==> flow/design.v <==
module problem4(i_rst, i_clk, o_p);
    input i_clk;
    input i_rst;
    output reg [15:0] o_p;
    parameter HEX_ONE = 16'h0001;
    parameter HEX_ZERO = 16'h0000;
    always @(posedge i_clk) begin
        o_p <= i_rst ? HEX_ZERO : o_p + HEX_ONE;
    end
endmodule
Tool chain data of problem4
The steps from the RTL of problem4 to its reports follow in flow order.
Line numbers count from 1 in the design file above.
Library cell names are shortened.
The mark -- stands for no value.
- top: problem4
- clock: i_clk
- standard-cell library: sky130hd
- library corner: tt_025C_1v80

Word level
Yosys after proc, flatten, opt, wreduce and memory -nomap, before mapping. Enables and synchronous resets that opt folds into registers are not counted as muxes. Memory bits, and registers merged into a memory's read port (data or address), are not among the register bits. Print and check cells are not counted. Equal cells are merged and count once.
- noted elaborated cells: 2
- bits of input ports: 2
- register bits at 16
- output and inout bits at 16
- add/sub/neg operators: 1
- operator list (operator ; count):
    adder 16 x 1 -> 16 bit (second input constant) ; 1

Logic depth
Depth = most cells in a row (Yosys ltp): at word level without a register or memory, in the mapped netlist without a sequential cell, where the memories' decode and read muxes count.
- depth after elaboration at 1
- ABC_AREA at 0
- gate-level depth with buffers at 4
- depth with buffers taken out at 4

Mapped cells and area
Source: synth_stat.txt of the flow (Yosys; design flattened, memories mapped). It holds for the ABC_AREA given above (unset counts as 0); a run with the other value may have another netlist.
The area totals of this step are shown rounded.
- mapped cells: 81
- cell area after synthesis at 760 um^2
- flip-flop cells: 16
- sequential part of the area at 320 um^2
- cell types (type ; count ; area in all (um^2)):
    dfxtp_1 ; 16 ; 320.307
    nor4_4 ; 2 ; 42.541
    a21oi_1 ; 7 ; 35.034
    mux2_1 ; 3 ; 33.782
    nor2b_1 ; 5 ; 31.28
    nand3_1 ; 6 ; 30.029
    nor2_1 ; 8 ; 30.029
    o31ai_1 ; 4 ; 30.029
    or4_1 ; 4 ; 30.029
    nand4_4 ; 1 ; 21.27
    or3_1 ; 3 ; 18.768
    xor2_1 ; 2 ; 17.517
    nand2_1 ; 4 ; 15.014
    o21ai_0 ; 3 ; 15.014
    ha_1 ; 1 ; 12.512
    nand4_2 ; 1 ; 12.512
    nor4_1 ; 2 ; 12.512
    buf_6 ; 1 ; 11.261
Other cell types: 5; their cells: 8.

Timing after synthesis
OpenSTA on the mapped netlist: ideal clock, no wires. The path of least setup slack (recovery checks aside). Input and output delay are each 20% of the period. Register names are those of the netlist, which keeps one name where synthesis merged equal registers.
- kind: register -> register
- start: register o_p[0]
- end: register o_p[14]
- clock period: 1450 ps
- setup time: 123 ps
- time at the first pin: 0 ps
- noted driving pins on the path: 5
- setup slack at -120 ps
- delay of the path: 1569 ps
- required time at 1327 ps
- noted arrival: 1446 ps
- synthesis period reached: 1570 ps
"delay of the path" is the arrival time less input delay plus setup time.
"driving pins on the path" counts driving pins, that of a launching flip-flop among them; a cell with two outputs on the path counts twice.
"synthesis period reached" = period - worst setup slack (recovery checks aside). The figure is calculated, with input and output delays left at 20% of the set period.
Between the ends stands the longest chain of elaborated cells between them, by number of cells; it is not shown to be the way that was timed. Of several equally long chains one is given.
A line is the first line of the expression or statement that the cell stems from. Yosys adds cells for indexed reads and writes and turns some case tables into memories.
- path through: dfxtp_1 ha_1 nand2_1 nor4_4 mux2_1
- noted length of the longest elaborated chain: 1
- elaborated cells between the ends (all ways) at 1
- source lines of those cells: 1
- ends and longest elaborated chain, after synthesis (element ; RTL line ; source):
    from (decl) ; 4 ; output reg [15:0] o_p;
    from (assign) ; 8 ; o_p <= i_rst ? HEX_ZERO : o_p + HEX_ONE;
    adder 16 x 1 -> 16 bit ; 8 ;
    to (assign) ; 8 ;
    to (decl) ; 4 ;

Timing after layout
From the final timing report of run 1: the path of least setup slack in the routed layout; clock arrival at registers is part of the times.
The path's times are printed in steps of 10 ps; the period is the one set.
- kind: register -> output
- start: register o_p[3]
- end: output o_p[3]
- noted driving pins on the path: 3
- clock period: 1600 ps
- setup slack at 190 ps
- noted arrival: 1090 ps
- required time at 1280 ps
- time at the first pin: 270 ps
- path through: dfxtp_2 buf_4 dlygate4sd2_1
- noted length of the longest elaborated chain: 0
- elaborated cells between the ends (all ways) at 0
- source lines of those cells: 0
- ends and longest elaborated chain, post-layout (element ; RTL line ; source):
    from (decl) ; 4 ; output reg [15:0] o_p;
    from (assign) ; 8 ; o_p <= i_rst ? HEX_ZERO : o_p + HEX_ONE;
    to (decl) ; 4 ;

# Flow runs of problem4

Record of 2 stored runs of the RTL-to-layout flow on problem4, platform sky130hd. The runs are unordered. Constraints: input delay and output delay 20% of the set period each, output load 0.01 pF.
By "allowed time less slack (worst setup path)" is meant the share of the clock period that the worst setup path is allowed (20% is reserved at inputs, 20% at outputs), minus its slack. Clock arrival times at its registers enter into it.
"allowed time less slack (worst setup path)" is given in steps of 10 ps.
The measured numbers are rounded.

Run 1

==> flow/run.sh <==
#!/bin/bash
# the make line also repeats the synthesis and layout settings of config.mk as NAME=value (left out here)
make -C /OpenROAD-flow-scripts/flow DESIGN_CONFIG=/design/flow/config.mk WORK_HOME=/design/flow/orfs CLKGATE_MAP_FILE= finish
==> flow/config.mk <==
export PLATFORM = sky130hd
export DESIGN_NAME = problem4
export DESIGN_NICKNAME = problem4
export VERILOG_FILES = /design/flow/design.v
export SDC_FILE = /design/flow/constraint.sdc
export NUM_CORES = 4
export LEC_CHECK = 0
export CAP_MARGIN = 20
export CORE_MARGIN = 2
export CORE_UTILIZATION = 40
export SETUP_SLACK_MARGIN = 0.16
export SLEW_MARGIN = 20
==> flow/constraint.sdc <==
create_clock -name core_clock -period 1.6 [get_ports {i_clk}]
set_input_delay 0.3200 -clock core_clock [delete_from_list [all_inputs] [get_ports {i_clk}]]
set_output_delay 0.3200 -clock core_clock [all_outputs]
set_load 0.01 [all_outputs]

Measured in run 1:
- die outline area: 2300 um^2
- noted the utilization: 61%
- noted the lowest setup slack: 190 ps
- noted the cell area after synthesis: 760 um^2
- noted the allowed time less slack (worst setup path): 1090 ps
- worst path kind: register -> output
- smallest hold slack: 470 ps
- setup TNS at 0 ps

Run 2

==> flow/run.sh <==
#!/bin/bash
# the make line also repeats the synthesis and layout settings of config.mk as NAME=value (left out here)
make -C /OpenROAD-flow-scripts/flow DESIGN_CONFIG=/design/flow/config.mk WORK_HOME=/design/flow/orfs CLKGATE_MAP_FILE= finish
==> flow/config.mk <==
export PLATFORM = sky130hd
export DESIGN_NAME = problem4
export DESIGN_NICKNAME = problem4
export VERILOG_FILES = /design/flow/design.v
export SDC_FILE = /design/flow/constraint.sdc
export NUM_CORES = 4
export LEC_CHECK = 0
export ABC_AREA = 1
export CAP_MARGIN = 20
export CELL_PAD_IN_SITES_DETAIL_PLACEMENT = 1
export CORE_ASPECT_RATIO = 0.55
export CORE_MARGIN = 2
export CORE_UTILIZATION = 20
export CTS_CLUSTER_SIZE = 32
export PLACE_DENSITY_LB_ADDON = 0.02
export SETUP_SLACK_MARGIN = 0.45
export SLEW_MARGIN = 20
==> flow/constraint.sdc <==
create_clock -name core_clock -period 1.92 [get_ports {i_clk}]
set_input_delay 0.3840 -clock core_clock [delete_from_list [all_inputs] [get_ports {i_clk}]]
set_output_delay 0.3840 -clock core_clock [all_outputs]
set_load 0.01 [all_outputs]

Measured in run 2:
- die outline area: 4400 um^2
- noted the utilization: 29%
- noted the lowest setup slack: 590 ps
- noted the cell area after synthesis: 770 um^2
- noted the allowed time less slack (worst setup path): 950 ps
- worst path kind: register -> output
- smallest hold slack: 490 ps
- setup TNS at 0 ps
